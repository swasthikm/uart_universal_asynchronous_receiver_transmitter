==> flow/design.v <==
module uart_tx_top(
input clk, rst, baud_pulse, pen, thre, stb, sticky_parity, eps, set_break,
input [7:0] din,
input [1:0] wls,
output reg pop, sreg_empty,tx
);
typedef enum logic [1:0] {idle = 0, start = 1 , send = 2 , parity = 3} state_type;
state_type state = idle;   
 reg [7:0] shft_reg;
 reg tx_data;
 reg d_parity;
 reg [2:0] bitcnt = 0;
 reg [4:0] count = 5'd15;
 reg parity_out;
 always@(posedge clk, posedge rst)
 begin
     if(rst)
       begin
       state  <= idle;
       count  <= 5'd15;
       bitcnt <= 0;
       shft_reg   <= 8'bxxxxxxxx;
       pop        <= 1'b0;
       sreg_empty <= 1'b0;
       tx_data    <= 1'b1;  
       end
     else if(baud_pulse)
        begin
           case(state)
             idle: 
              begin
                if(thre == 1'b0)  
                begin 
                    if(count != 0)
                      begin
                      count <= count - 1;
                      state <= idle;
                      end
                    else
                      begin
                      count <= 5'd15;
                      state <= start;
                      bitcnt  <= {1'b1,wls};
                         pop         <= 1'b1;   
                         shft_reg    <= din;    
                         sreg_empty  <= 1'b0;
                         tx_data <= 1'b0;  
                      end
                 end
              end
             start: 
               begin
                     if( count != 0)
                      begin
                      count <= count - 1;
                      state <= start;
                      end
                    else
                      begin
                      count  <= 5'd15;
                      state  <= send;
                         case(wls)
                         2'b00: d_parity <= ^shft_reg[4:0];  
                         2'b01: d_parity <= ^shft_reg[5:0];   
                         2'b10: d_parity <= ^shft_reg[6:0];   
                         2'b11: d_parity <= ^shft_reg[7:0];   
                         endcase
                      tx_data    <= shft_reg[0]; 
                      shft_reg   <= shft_reg >> 1; 
                      pop        <= 1'b0;
                      end
               end
             send: 
               begin
                       case({sticky_parity, eps})
                        2'b00: parity_out <= ~d_parity;
                        2'b01: parity_out <= d_parity;
                        2'b10: parity_out <= 1'b1;
                        2'b11: parity_out <= 1'b0;
                        endcase
                     if(bitcnt != 0)
                          begin
                                if(count != 0)
                                  begin
                                  count <= count - 1;
                                  state <= send;  
                                  end
                                else
                                  begin
                                  count <= 5'd15;
                                  bitcnt <= bitcnt - 1;
                                  tx_data    <= shft_reg[0]; 
                                  shft_reg   <= shft_reg >> 1;
                                  state <= send;
                                  end
                             end
                       else
                          begin
                                if(count != 0)
                                  begin
                                  count <= count - 1;
                                  state <= send;  
                                  end
                                else
                                  begin
                                   count <= 5'd15;
                                   sreg_empty <= 1'b1;
                                      if(pen == 1'b1)
                                       begin
                                         state <= parity;
                                         count <= 5'd15;
                                         tx_data <= parity_out;
                                       end  
                                      else
                                       begin
                                         tx_data <= 1'b1;
                                         count   <= (stb == 1'b0 )? 5'd15 :(wls == 2'b00) ? 5'd23 : 5'd31;
                                         state   <= idle;
                                       end  
                                  end
                        end 
               end
             parity: 
               begin
                     if(count != 0)
                      begin
                      count <= count - 1;
                      state <= parity;
                      end
                    else
                      begin
                      tx_data <= 1'b1;
                      count   <= (stb == 1'b0 )? 5'd15 :(wls == 2'b00) ? 5'd17 : 5'd31;
                      state <= idle;
                      end
               end 
             default: ;
            endcase   
        end
 end
always@(posedge clk, posedge rst)
begin
if(rst)
  tx <= 1'b1;
else
  tx <= tx_data & ~set_break;
end    
endmodule
=== Reports on uart_tx_top ===
The steps from the RTL of uart_tx_top to its reports follow in flow order.
Lines are those of the file above, counted from 1.
Operators: Yosys type, input widths -> output width; for muxes data width and select width s.
Not given: n/a

* Design top: uart_tx_top
* Clock port: clk
* Library: sky130hd
* Library corner: tt_025C_1v80

=== Elaborated design ===
Source: Yosys, flattened and elaborated, memories not mapped. Widths are those after wreduce. Registers that Yosys merges into a memory's read port (data or address) are not register bits. Print and check cells do not count. Equal cells are merged and count once.

* Word-level cells: 98
* Register bits after elaboration: 24
* Bits of input ports: 19

* Reduce/logical cells: 21
* Equal/unequal tests: 17
* $add $sub $neg: 2
* Muxes and demuxes: 43
* Bitwise operators: 5

{| class="wikitable"
|+ Operators with widths
! cell !! number
|-
| $mux 5 || 8
|-
| $mux 8 || 4
|-
| $pmux 8 s3 || 1
|-
| $pmux 5 s4 || 1
|-
| $reduce_and 6->1 || 3
|-
| $ne 2x2->1 const B || 7
|-
| $eq 2x2->1 const B || 6
|-
| $pmux 1 s4 || 3
|-
| $mux 3 || 4
|-
| $mux 2 || 6
|-
| $reduce_and 5->1 || 2
|-
| $mux 1 || 10
|-
| $reduce_xor 8->1 || 1
|-
| $pmux 2 s4 || 1
|-
| $mux 4 || 2
|-
| $reduce_xor 7->1 || 1
|-
| $eq 2x1->1 const B || 3
|-
| $logic_not 2->1 || 3
|-
| $reduce_and 3->1 || 2
|-
| $reduce_bool 3->1 || 2
|-
| $reduce_xor 6->1 || 1
|-
| $pmux 3 s2 || 1
|-
| $sub 5x1->5 const B || 1
|-
| $reduce_bool 5->1 || 1
|-
| $reduce_xor 5->1 || 1
|-
| $not 1->1 || 4
|-
| $reduce_bool 2->1 || 2
|-
| $reduce_and 4->1 || 1
|}

Not listed: further kinds 5, cells in them 6.

=== Depth ===
Depth = most cells in a row (Yosys ltp): at word level without a register or memory, in the mapped netlist without a sequential cell, where the memories' decode and read muxes count.

* Depth in word-level cells: 7
* ABC_AREA: 0
* Depth in mapped cells: 8

=== Mapped cells and area ===
Yosys stat after the flow's synthesis: flattened, memories mapped to cells. It holds for the ABC_AREA given above (unset counts as 0); a run with the other value may have another netlist.
Totals and module areas in this step are rounded.

{| class="wikitable"
|+ Cell types
! cell !! number !! area in all (sq um)
|-
| sky130_fd_sc_hd__dfrtp_1 || 16 || 400.384
|-
| sky130_fd_sc_hd__dfstp_2 || 6 || 157.651
|-
| sky130_fd_sc_hd__ha_1 || 8 || 100.096
|-
| sky130_fd_sc_hd__mux2i_1 || 9 || 90.086
|-
| sky130_fd_sc_hd__nor2_1 || 21 || 78.826
|-
| sky130_fd_sc_hd__xnor2_1 || 7 || 61.309
|-
| sky130_fd_sc_hd__a21oi_1 || 12 || 60.058
|-
| sky130_fd_sc_hd__edfxtp_1 || 2 || 60.058
|-
| sky130_fd_sc_hd__inv_1 || 12 || 45.043
|-
| sky130_fd_sc_hd__o21ai_0 || 8 || 40.038
|-
| sky130_fd_sc_hd__nand2_1 || 10 || 37.536
|-
| sky130_fd_sc_hd__a211oi_1 || 3 || 22.522
|-
| sky130_fd_sc_hd__nand3b_1 || 3 || 22.522
|-
| sky130_fd_sc_hd__o31ai_1 || 3 || 22.522
|-
| sky130_fd_sc_hd__nor4_4 || 1 || 21.27
|-
| sky130_fd_sc_hd__nor3_1 || 4 || 20.019
|-
| sky130_fd_sc_hd__a31oi_1 || 3 || 18.768
|-
| sky130_fd_sc_hd__a21oi_2 || 2 || 17.517
|}

Other cell types: 27; their cells: 32.

* Synthesis area: 1521 sq um
* Mapped cells: 162
* Flip-flop cells: 24

=== Worst setup path after synthesis ===
OpenSTA on the mapped netlist: ideal clock, no wires. The path of least setup slack (recovery checks aside). Input and output delay are each 20% of the period. Register names are those of the netlist, which keeps one name where synthesis merged equal registers.

* Kind: register -> register
* Start: register count[0]
* End: register shft_reg[0]
* Period: 2880 ps
* Driving pins on the path: 9
* Slack: 924 ps
* Path delay: 1956 ps
* Data arrival time: 1883 ps
* Library setup time: 73 ps
* Data required time: 2807 ps
* Synthesis period reached: 1956 ps

"path delay" = arrival - input delay + setup time.
"driving pins on the path": output pins that drive a net of the path, with the launching flip-flop's if there is one; two outputs of one cell count as two.
"synthesis period reached" = period - worst setup slack (recovery checks aside). The figure is calculated, with input and output delays left at 20% of the set period.
Between the ends stands the longest chain of elaborated cells between them, by number of cells; it is not shown to be the way that was timed. Of several equally long chains one is given.
A line is the first line of the expression or statement that the cell stems from. Yosys adds cells for indexed reads and writes and turns some case tables into memories.
At most two assigning lines are given for a register; there are more.

* Cell sequence: sky130_fd_sc_hd__dfstp_2 -> sky130_fd_sc_hd__inv_1 -> sky130_fd_sc_hd__ha_1 -> sky130_fd_sc_hd__or4b_1 -> sky130_fd_sc_hd__buf_2 -> sky130_fd_sc_hd__nor4_4 -> sky130_fd_sc_hd__buf_6 -> sky130_fd_sc_hd__nor2_1 -> sky130_fd_sc_hd__a21oi_2
* Cells in the longest elaborated chain: 4

{| class="wikitable"
|+ RTL lines, path post-synthesis
! element !! RTL line !! RTL
|-
| from (decl) || 13 || <nowiki>reg [4:0] count = 5'd15;</nowiki>
|-
| from (assign) || 36 || <nowiki>count <= count - 1;</nowiki>
|-
| from (assign) || 55 || <nowiki>count <= count - 1;</nowiki>
|-
| $reduce_bool 5->1 || 83 || <nowiki>if(count != 0)</nowiki>
|-
| $mux 8 || 83 ||
|-
| $mux 8 || 81 || <nowiki>if(bitcnt != 0)</nowiki>
|-
| $pmux 8 s3 || 29 || <nowiki>case(state)</nowiki>
|-
| to (assign) || 45 || <nowiki>shft_reg    <= din;</nowiki>
|-
| to (assign) || 69 || <nowiki>shft_reg   <= shft_reg >> 1;</nowiki>
|-
| to (decl) || 9 || <nowiki>reg [7:0] shft_reg;</nowiki>
|}

=== Worst path after layout ===
Path of least setup slack in the final report of entry A (OpenROAD, finished layout, wires in). Where an end is a register, its clock arrival counts in the times.
The report prints the path's times to 10 ps; the period is as set.

* Kind: register -> register
* Start: register count[0]
* End: register bitcnt[2]
* Data arrival time: 2340 ps
* Library setup time: 90 ps
* Data required time: 2670 ps
* Slack: 320 ps
* Driving pins on the path: 7
* Period: 2490 ps

Between the ends stands the longest chain of elaborated cells between them, by number of cells; it is not shown to be the way that was timed. Of several equally long chains one is given.
At most two assigning lines are given for a register; there are more.

* Cell sequence: sky130_fd_sc_hd__dfstp_2 -> sky130_fd_sc_hd__inv_1 -> sky130_fd_sc_hd__ha_1 -> sky130_fd_sc_hd__or4b_1 -> sky130_fd_sc_hd__nor2_1 -> sky130_fd_sc_hd__o211ai_1 -> sky130_fd_sc_hd__a211oi_1
* Cells in the longest elaborated chain: 4

{| class="wikitable"
|+ RTL lines, path post-layout
! element !! RTL line !! RTL
|-
| from (decl) || 13 || <nowiki>reg [4:0] count = 5'd15;</nowiki>
|-
| from (assign) || 36 || <nowiki>count <= count - 1;</nowiki>
|-
| from (assign) || 55 || <nowiki>count <= count - 1;</nowiki>
|-
| $reduce_bool 5->1 || 83 || <nowiki>if(count != 0)</nowiki>
|-
| $mux 3 || 83 ||
|-
| $mux 3 || 81 || <nowiki>if(bitcnt != 0)</nowiki>
|-
| $pmux 3 s2 || 29 || <nowiki>case(state)</nowiki>
|-
| to (assign) || 43 || <nowiki>bitcnt  <= {1'b1,wls};</nowiki>
|-
| to (assign) || 91 || <nowiki>bitcnt <= bitcnt - 1;</nowiki>
|-
| to (decl) || 12 || <nowiki>reg [2:0] bitcnt = 0;</nowiki>
|}

Ticket comment

Settings and measured results of 2 stored flow runs for module uart_tx_top (sky130hd), not sorted in any way. The constraints put input and output delay at 20% of the set period each and load the outputs with 0.01 pF.
"achieved clock period" is the run's clock period less its worst setup slack. It is reckoned from that one timing run; input and output delays stay at 20% of the period that was set.
"worst setup path time": the worst setup path's part of the clock period (all of it between registers, 20% less for each end at a port) less its slack. A launch clock that arrives late makes it longer, a capture clock that arrives late makes it shorter.
"power" is the tool's figure for a default switching activity; nothing was simulated.
"worst setup path time" is known to 10 ps.
Measured values are rounded.

Entry A
==> flow/run.sh <==
#!/bin/bash
# the make line also repeats the synthesis and layout settings of config.mk as NAME=value (left out here)
make -C /OpenROAD-flow-scripts/flow DESIGN_CONFIG=/design/flow/config.mk WORK_HOME=/design/flow/orfs CLKGATE_MAP_FILE= finish
==> flow/config.mk <==
export PLATFORM = sky130hd
export DESIGN_NAME = uart_tx_top
export DESIGN_NICKNAME = uart_tx_top
export VERILOG_FILES = /design/flow/design.v
export SDC_FILE = /design/flow/constraint.sdc
export NUM_CORES = 4
export LEC_CHECK = 0
export CAP_MARGIN = 20
export CORE_MARGIN = 2
export CORE_UTILIZATION = 40
export SLEW_MARGIN = 20
==> flow/constraint.sdc <==
create_clock -name core_clock -period 2.49 [get_ports {clk}]
set_input_delay 0.4980 -clock core_clock [delete_from_list [all_inputs] [get_ports {clk}]]
set_output_delay 0.4980 -clock core_clock [all_outputs]
set_load 0.01 [all_outputs]

==> results of entry A <==
chip area after synthesis (Yosys): 1521 sq um
die area: 4313 sq um
standard-cell area of the final layout: 1858 sq um
utilization: 50.8 %
worst setup slack after layout: 324 ps
total negative slack: 0 ps
worst hold slack: 494 ps
power: 1762 uW
achieved clock period: 2166 ps
worst setup path time: 2170 ps
worst setup path kind: register -> register

Entry B
==> flow/run.sh <==
#!/bin/bash
# the make line also repeats the synthesis and layout settings of config.mk as NAME=value (left out here)
make -C /OpenROAD-flow-scripts/flow DESIGN_CONFIG=/design/flow/config.mk WORK_HOME=/design/flow/orfs CLKGATE_MAP_FILE= finish
==> flow/config.mk <==
export PLATFORM = sky130hd
export DESIGN_NAME = uart_tx_top
export DESIGN_NICKNAME = uart_tx_top
export VERILOG_FILES = /design/flow/design.v
export SDC_FILE = /design/flow/constraint.sdc
export NUM_CORES = 4
export LEC_CHECK = 0
export CAP_MARGIN = 20
export CELL_PAD_IN_SITES_DETAIL_PLACEMENT = 2
export CELL_PAD_IN_SITES_GLOBAL_PLACEMENT = 0
export CORE_ASPECT_RATIO = 0.63
export CORE_MARGIN = 9
export CORE_UTILIZATION = 25
export CTS_CLUSTER_SIZE = 33
export GPL_TIMING_DRIVEN = 1
export HOLD_SLACK_MARGIN = 0.22
export PLACE_DENSITY = 0.92
export SETUP_SLACK_MARGIN = 0.33
export SLEW_MARGIN = 20
==> flow/constraint.sdc <==
create_clock -name core_clock -period 3.66 [get_ports {clk}]
set_input_delay 0.7320 -clock core_clock [delete_from_list [all_inputs] [get_ports {clk}]]
set_output_delay 0.7320 -clock core_clock [all_outputs]
set_load 0.01 [all_outputs]

==> results of entry B <==
chip area after synthesis (Yosys): 1521 sq um
die area: 9294 sq um
standard-cell area of the final layout: 1884 sq um
utilization: 32.1 %
worst setup slack after layout: 1097 ps
total negative slack: 0 ps
worst hold slack: 508 ps
power: 1319 uW
achieved clock period: 2563 ps
worst setup path time: 2560 ps
worst setup path kind: register -> register
